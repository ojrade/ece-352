==> flow/design.v <==
module	LCD2x16(	
input	clk,
input	rst_n,
output	[7:0]LCD_DATA,
output	LCD_RW,
output	LCD_EN,
output	LCD_RS,
input   [6:0]index,
input   [7:0]char,
input   go,
output reg done
);
	reg	[4:0]	LUT_INDEX;
	reg	[8:0]	LUT_DATA;
	reg	[3:0]	LCD_ST, nxtLCD_ST;
	reg	[16:0]	mDLY;
	reg [7:0] char_ff;
	reg [6:0] index_ff;
	reg inc_indx;
	reg clr_dly;
	reg capture_char;
	reg			mLCD_Start;
	reg	[7:0]	mLCD_DATA;
	reg			mLCD_RS;
	wire		mLCD_Done;
	localparam  IDLE 		 = 4'b0000;
	localparam	INIT_SND     = 4'b0001;
	localparam  INIT_WAIT_DN = 4'b0010;
	localparam  INIT_DLY     = 4'b0011;
	localparam  U_WAIT_SND_A = 4'b0100;
	localparam  U_WAIT_DN_A  = 4'b0101;
	localparam  U_DLY_A      = 4'b0110;
	localparam  U_SND_D 	 = 4'b0111;
	localparam  U_WAIT_DN_D  = 4'b1000;
	localparam  U_DLY_D      = 4'b1001;
	always @(posedge clk, negedge rst_n)
	  if (!rst_n)
		LCD_ST <= IDLE;
	  else
		LCD_ST <= nxtLCD_ST;
	always @(posedge clk, negedge rst_n)
	  if (!rst_n)
		LUT_INDEX <= 5'h00;
	  else if (inc_indx)
		LUT_INDEX <= LUT_INDEX + 1;
	always @(posedge clk, negedge rst_n)
	  if (!rst_n)
		mDLY <= 17'h00000;
	  else if (clr_dly)
		mDLY <= 17'h00000;
	  else
		mDLY <= mDLY + 1;
	always @(posedge clk)
	  if (capture_char) begin
		char_ff <= char;
		index_ff <= index;
	  end
	always @(*) begin
	  nxtLCD_ST 	= LCD_ST;
	  inc_indx 		= 1'b0;
	  clr_dly 		= 1'b0;
	  mLCD_DATA 	= LUT_DATA[7:0];
	  mLCD_RS 		= LUT_DATA[8];
	  mLCD_Start 	= 1'b0;
	  done 			= 1'b0;
	  capture_char	= 1'b0;
	  case (LCD_ST)
		IDLE : begin
		  if (&mDLY[10:0]) begin
			nxtLCD_ST = INIT_SND;
		  end
		end
		INIT_SND : begin
			mLCD_DATA	=	LUT_DATA[7:0];
			mLCD_RS		=	LUT_DATA[8];
			mLCD_Start	=	1'b1;
			nxtLCD_ST	=	INIT_WAIT_DN;	  
		end
		INIT_WAIT_DN : begin
		  if (mLCD_Done) begin
			clr_dly 	= 1'b1;
			nxtLCD_ST 	= INIT_DLY;
		  end
		end
		INIT_DLY : begin
		  if (&mDLY || (&mDLY[10:0] && (LUT_INDEX!==5'h02))) begin
			if (LUT_INDEX==5'h14)
			  nxtLCD_ST = U_WAIT_SND_A;
			else
			  nxtLCD_ST = INIT_SND;
			inc_indx = 1'b1;
		  end
		end
		U_WAIT_SND_A : begin
		  mLCD_DATA		=	{1'b1,index_ff};
		  mLCD_RS		=	1'b0;		 
		  if (go) begin
			mLCD_Start  = 1'b1;
			nxtLCD_ST   = U_WAIT_DN_A;
			capture_char = 1'b1;
		  end
		end
		U_WAIT_DN_A : begin
		  mLCD_DATA		=	{1'b1,index_ff};
		  mLCD_RS		=	1'b0;		 
		  if (mLCD_Done) begin
			clr_dly = 1'b1;
			nxtLCD_ST 	= U_DLY_A;
		  end
		end
		U_DLY_A : begin
		  if (&mDLY[10:0]) begin
			nxtLCD_ST = U_SND_D;
		  end
		end
		U_SND_D : begin
			mLCD_DATA	=	char_ff;
			mLCD_RS		=	1'b1;
			mLCD_Start	=	1'b1;
			nxtLCD_ST	=	U_WAIT_DN_D;
		end
		U_WAIT_DN_D : begin
		  mLCD_DATA	=	char_ff;
		  mLCD_RS		=	1'b1;
		  if (mLCD_Done) begin
			clr_dly = 1'b1;
			nxtLCD_ST 	= U_DLY_D;
		  end
		end
		default : begin		 
		  if (&mDLY[10:0]) begin
			done = 1'b1;
			nxtLCD_ST = U_WAIT_SND_A;
		  end
		end
	  endcase	
	end	
	always @(*)
		case(LUT_INDEX)
			 5'h00:	LUT_DATA	=	9'h038;		 
			 5'h01:	LUT_DATA	=	9'h00C;		 
			 5'h02:	LUT_DATA	=	9'h001;		 
			 5'h03:	LUT_DATA	=	9'h006;		 
			 5'h04:	LUT_DATA	=	9'h080;		 
			 5'h05:	LUT_DATA	=	9'h14E;		 
			 5'h06:	LUT_DATA	=	9'h16F;		 
			 5'h07:	LUT_DATA	=	9'h120;		 
			 5'h08:	LUT_DATA	=	9'h144;		 
			5'h09:	LUT_DATA	=	9'h161;		 
			5'h0A:	LUT_DATA	=	9'h174;		 
			5'h0B:	LUT_DATA	=	9'h161;		 
			5'h0C:	LUT_DATA	=	9'h120;		 
			5'h0D:	LUT_DATA	=	9'h157;		 
			5'h0E:	LUT_DATA	=	9'h172;		 
			5'h0F:	LUT_DATA	=	9'h169;		 
			5'h10:	LUT_DATA	=	9'h174;		 
			5'h11:	LUT_DATA	=	9'h174;		 
			5'h12:	LUT_DATA	=	9'h165;		 
			5'h13:	LUT_DATA	=	9'h16E;		 
			5'h14:	LUT_DATA	=	9'h120;		 
			default : LUT_DATA = 9'h120;
		endcase	
LCD_Controller 		u0	(	 
							.iDATA(mLCD_DATA),
							.iRS(mLCD_RS),
							.iStart(mLCD_Start),
							.oDone(mLCD_Done),
							.iCLK(clk),
							.iRST_N(rst_n),
							.LCD_DATA(LCD_DATA),
							.LCD_RW(LCD_RW),
							.LCD_EN(LCD_EN),
							.LCD_RS(LCD_RS)	);
endmodule
module LCD_Controller (	 
						iDATA,iRS,
						iStart,oDone,
						iCLK,iRST_N,
						LCD_DATA,
						LCD_RW,
						LCD_EN,
						LCD_RS	);
parameter	CLK_Divide	=	16;
input	[7:0]	iDATA;
input	iRS,iStart;
input	iCLK,iRST_N;
output	reg		oDone;
output	[7:0]	LCD_DATA;
output	reg		LCD_EN;
output			LCD_RW;
output			LCD_RS;
reg		[4:0]	Cont;
reg		[1:0]	ST;
reg		preStart,mStart;
assign	LCD_DATA	=	iDATA; 
assign	LCD_RW		=	1'b0;
assign	LCD_RS		=	iRS;
always@(posedge iCLK or negedge iRST_N)
begin
	if(!iRST_N)
	begin
		oDone	<=	1'b0;
		LCD_EN	<=	1'b0;
		preStart<=	1'b0;
		mStart	<=	1'b0;
		Cont	<=	0;
		ST		<=	0;
	end
	else
	begin
		preStart<=	iStart;
		if({preStart,iStart}==2'b01)
		begin
			mStart	<=	1'b1;
			oDone	<=	1'b0;
		end
		if(mStart)
		begin
			case(ST)
			0:	ST	<=	1;	 
			1:	begin
					LCD_EN	<=	1'b1;
					ST		<=	2;
				end
			2:	begin					
					if(Cont<CLK_Divide)
					Cont	<=	Cont+1;
					else
					ST		<=	3;
				end
			3:	begin
					LCD_EN	<=	1'b0;
					mStart	<=	1'b0;
					oDone	<=	1'b1;
					Cont	<=	0;
					ST		<=	0;
				end
			endcase
		end
	end
end
endmodule
# From RTL to reports: LCD2x16
# Tool output for the design above, in the order of the flow.
# Line numbers count from 1 in the design file above.
# Operators: Yosys type, input widths -> output width; for muxes data width and select width s.
# Library cell names are shortened.
# Not given: -
# design
top_module	LCD2x16
clk_port	clk
cell_library	sky130hd
lib_corner	tt_025C_1v80

# After elaboration
# Yosys after proc, flatten, opt, wreduce and memory -nomap, before mapping. Memory bits, and registers merged into a memory's read port (data or address), are not among the register bits. Print and check cells are not counted. Equal cells are merged and count once.
# Memory sizes are those after Yosys's memory passes, which may raise the word count (mostly to a power of two), join words into wider ones and drop unused or constant bits.
# classes
equal	23
reduce_logical	19
n_cmp	1
mux	33
n_addsub	3
# op_table
operator	count
$pmux 4 s9	1
$mux 4	8
$add 17x1->17 const B	1
$reduce_and 17->1	1
$mux 17	1
$eq 4x3->1 const B	4
$pmux 8 s2	1
$mux 1	14
$reduce_and 11->1	1
$ne 2x2->1 const B	5
$add 5x1->5 const B	2
$pmux 5 s2	1
$reduce_or 9->1	1
$ne 2x1->1 const B	4
$eq 4x2->1 const B	2
$reduce_and 8->1	1
$reduce_bool 8->1	1
$pmux 2 s4	1
$reduce_or 2->1	3
$reduce_and 3->1	2
$pmux 1 s2	3
$nex 5x2->1 const B	1
$lt 5x5->1 const B	1
$eq 5x5->1 const B	1
$mux 5	1
$eq 2x1->1 const B	2
$eq 2x2->1 const B	2
$reduce_bool 2->1	2
# Not listed: further kinds 11, cells in them 11.
# word_totals
word_cells	91
input_bits	18
regBits	52
output_inout_bits	12
mem_bits_ro	288
memories	1
# mem_list
memory	words	width	read_ports	write_ports	line	text
(name not given)	32	9	1	0	139	case(LUT_INDEX)

# Depth
# Yosys ltp: most cells in a row. Word level: on the elaborated netlist, between registers, memories and ports. Mapped: between sequential cells and ports; inverters and the memories' decode and read muxes count.
# depth
word_depth	7
abc_area	0
ltp_mapped	9
mapped_depth_nobuf	9

# Synthesis result
# The flow's flattened synthesis, as Yosys stat reports it; memories are mapped. The netlist is that of the ABC_AREA named above (0 if unset); the other value can give another one.
# mapped
buf_cells	14
seq_area_mm2	0.001579
cells	280
ff_cells	60
yosys_area_mm2	0.0029941
# by_type
type	count	area_total_um2
dfrtp_1	43	1.08E+03
edfxtp_1	15	450.432
ha_1	11	137.632
nor2_1	26	97.594
xnor2_1	11	96.342
nand2_1	20	75.072
a21oi_1	14	70.067
a22o_1	7	61.309
o21ai_0	11	55.053
dfstp_2	2	52.55
nand4_1	8	50.048
xor2_1	5	43.792
nand3_1	8	40.038
nor3_1	8	40.038
inv_1	10	37.536
nor2b_1	6	37.536
nand2b_1	5	31.28
a21o_1	4	30.029
# Not listed: further types 36, cells in them 66.
# The figures by module come from a second, unflattened synthesis with its own total; it is not the netlist above.
# unflattened
cells_unflattened	289
hier_area_mm2	0.0030967
# Rows give one instance, submodules left out.
# modules
module	n_inst	mod_area_mm2	n_cells	mod_seq_area_mm2
LCD2x16	1	0.0024111	224	0.0012525
LCD_Controller	1	0.0006857	65	0.0003266

# Worst setup path after synthesis
# OpenSTA on the mapped netlist: ideal clock, no wires. The path of least setup slack (recovery checks aside). Input and output delay are each 20% of the period. Register names are those of the netlist, which keeps one name where synthesis merged equal registers.
# synth_path
path_type	reg-to-output
start	register LCD_ST
end	output LCD_DATA[4]
period_ps	4330
stages	6
delay_ps	1678
path_buffers	2
output_delay_ps	866
slack_ps	1786
t_first_pin_ps	0
required_ps	3464
arrival_time_ps	1678
synth_period_reached_ps	2544
# "delay_ps" is the arrival time less input delay plus setup time.
# A path that ends at an output port has no setup time.
# "stages": output pins that drive a net of the path, with the launching flip-flop's if there is one; two outputs of one cell count as two.
# "synth_period_reached_ps" = period - worst setup slack (recovery checks aside). The figure is calculated, with input and output delays left at 20% of the set period.
# An end named without its bit number is one bit of that signal or, where synthesis recoded a state register, one of its new flip-flops.
# Between the ends stands the longest chain of elaborated cells between them, by number of cells; it is not shown to be the way that was timed. Of several equally long chains one is given.
# Each line given opens the expression or statement behind the cell; cells for indexed reads and writes are added by Yosys, which also makes memories of some case tables.
# synth_between
cell_sequence	dfrtp_1 > or2_2 > buf_2 > nand2b_1 > clkbuf_1 > o41ai_1
elab_chain_cells	3
cone_cells	7
cone_lines	1
cone_classes	4 x eq/ne; 1 x mux; 2 x reduce/logical
# synth_rtl
item	line	text
start: declaration	15	reg [3:0] LCD_ST, nxtLCD_ST;
start: assignment	38	LCD_ST <= IDLE;
start: assignment	40	LCD_ST <= nxtLCD_ST;
$eq 4x4->1	67	case (LCD_ST)
$reduce_or 2->1	-
$pmux 8 s2	67
end: declaration	4	output [7:0]LCD_DATA,

# Path in the finished layout
# Path of least setup slack in the final report of flow run 2 (OpenROAD, finished layout, wires in). Where an end is a register, its clock arrival counts in the times.
# The report prints the path's times to 10 ps; the period is as set.
# layout_path
path_type	reg-to-output
start	register LUT_INDEX[2]
end	output LCD_DATA[3]
required_ps	3350
output_delay_ps	840
path_buffers	1
slack_ps	750
period_ps	4190
stages	7
arrival_time_ps	2600
t_first_pin_ps	330
# Between the ends stands the longest chain of elaborated cells between them, by number of cells; it is not shown to be the way that was timed. Of several equally long chains one is given.
# A memory read counts as a cell of the chain, while the word-level depth stops at memories.
# layout_between
cell_sequence	dfrtp_1 > inv_1 > ha_1 > a21oi_1 > a221oi_1 > a221o_1 > clkdlybuf4s50_1
elab_chain_cells	2
cone_cells	2
cone_lines	2
cone_classes	1 x mux; 1 x memory
# layout_rtl
item	line	text
start: declaration	13	reg [4:0] LUT_INDEX;
start: assignment	43	LUT_INDEX <= 5'h00;
start: assignment	45	LUT_INDEX <= LUT_INDEX + 1;
$mem_v2 32x9	139	case(LUT_INDEX)
$pmux 8 s2	67	case (LCD_ST)
end: declaration	4	output [7:0]LCD_DATA,

Below are 2 stored runs of the flow (Yosys, OpenROAD; platform sky130hd) on LCD2x16, each with its settings and what was measured, unordered. Constraints: input delay and output delay 20% of the set period each, output load 0.01 pF.
By "period_less_ws_ps" is meant the clock period of the run minus its worst setup slack. This is arithmetic on one report: input and output delays are still those of the set period (20% each).
"worst_path_time_ps" means the part of the period allowed to the worst setup path (the constraints hold back 20% at inputs and 20% at outputs) less its slack; where the path has registers, the arrival times of their clocks count too.
"totalPower_w" is the tool's figure for a default switching activity; nothing was simulated.
"worst_path_time_ps" is given in steps of 10 ps.

Flow run 1, flow files:
==> flow/run.sh <==
#!/bin/bash
# the make line also repeats the synthesis and layout settings of config.mk as NAME=value (left out here)
make -C /OpenROAD-flow-scripts/flow DESIGN_CONFIG=/design/flow/config.mk WORK_HOME=/design/flow/orfs CLKGATE_MAP_FILE= finish
==> flow/config.mk <==
export PLATFORM = sky130hd
export DESIGN_NAME = LCD2x16
export DESIGN_NICKNAME = LCD2x16
export VERILOG_FILES = /design/flow/design.v
export SDC_FILE = /design/flow/constraint.sdc
export NUM_CORES = 4
export LEC_CHECK = 0
export CAP_MARGIN = 20
export CELL_PAD_IN_SITES_GLOBAL_PLACEMENT = 3
export CORE_ASPECT_RATIO = 0.9
export CORE_MARGIN = 8
export CORE_UTILIZATION = 66
export CTS_CLUSTER_SIZE = 97
export HOLD_SLACK_MARGIN = 0.09
export MAX_ROUTING_LAYER = met4
export PLACE_DENSITY_LB_ADDON = 0.28
export SETUP_SLACK_MARGIN = 0.41
export SLEW_MARGIN = 20
==> flow/constraint.sdc <==
create_clock -name core_clock -period 3.05 [get_ports {clk}]
set_input_delay 0.6100 -clock core_clock [delete_from_list [all_inputs] [get_ports {clk}]]
set_output_delay 0.6100 -clock core_clock [all_outputs]
set_load 0.01 [all_outputs]

Flow run 1: incomplete, placement halted on FLW-0024

Flow run 2, flow files:
==> flow/run.sh <==
#!/bin/bash
# the make line also repeats the synthesis and layout settings of config.mk as NAME=value (left out here)
make -C /OpenROAD-flow-scripts/flow DESIGN_CONFIG=/design/flow/config.mk WORK_HOME=/design/flow/orfs CLKGATE_MAP_FILE= finish
==> flow/config.mk <==
export PLATFORM = sky130hd
export DESIGN_NAME = LCD2x16
export DESIGN_NICKNAME = LCD2x16
export VERILOG_FILES = /design/flow/design.v
export SDC_FILE = /design/flow/constraint.sdc
export NUM_CORES = 4
export LEC_CHECK = 0
export CAP_MARGIN = 20
export CORE_ASPECT_RATIO = 1.2
export CORE_MARGIN = 2
export CORE_UTILIZATION = 29
export GPL_ROUTABILITY_DRIVEN = 1
export MIN_ROUTING_LAYER = met1
export SETUP_SLACK_MARGIN = 0.57
export SLEW_MARGIN = 10
==> flow/constraint.sdc <==
create_clock -name core_clock -period 4.19 [get_ports {clk}]
set_input_delay 0.8380 -clock core_clock [delete_from_list [all_inputs] [get_ports {clk}]]
set_output_delay 0.8380 -clock core_clock [all_outputs]
set_load 0.01 [all_outputs]

==> results of flow run 2, as CSV <==
result,value
total_die_area_mm2,0.0111563
totalPower_w,0.001605
period_less_ws_ps,3435
worst_path_time_ps,2600
timing.worst_path_kind,"reg-to-output"
final_stdcell_area_mm2,0.0037161
setup_ws_ps,755
post_route_util_pct,37.1
yosys.chip_area_mm2,0.0029941
fin_tns_ps,0
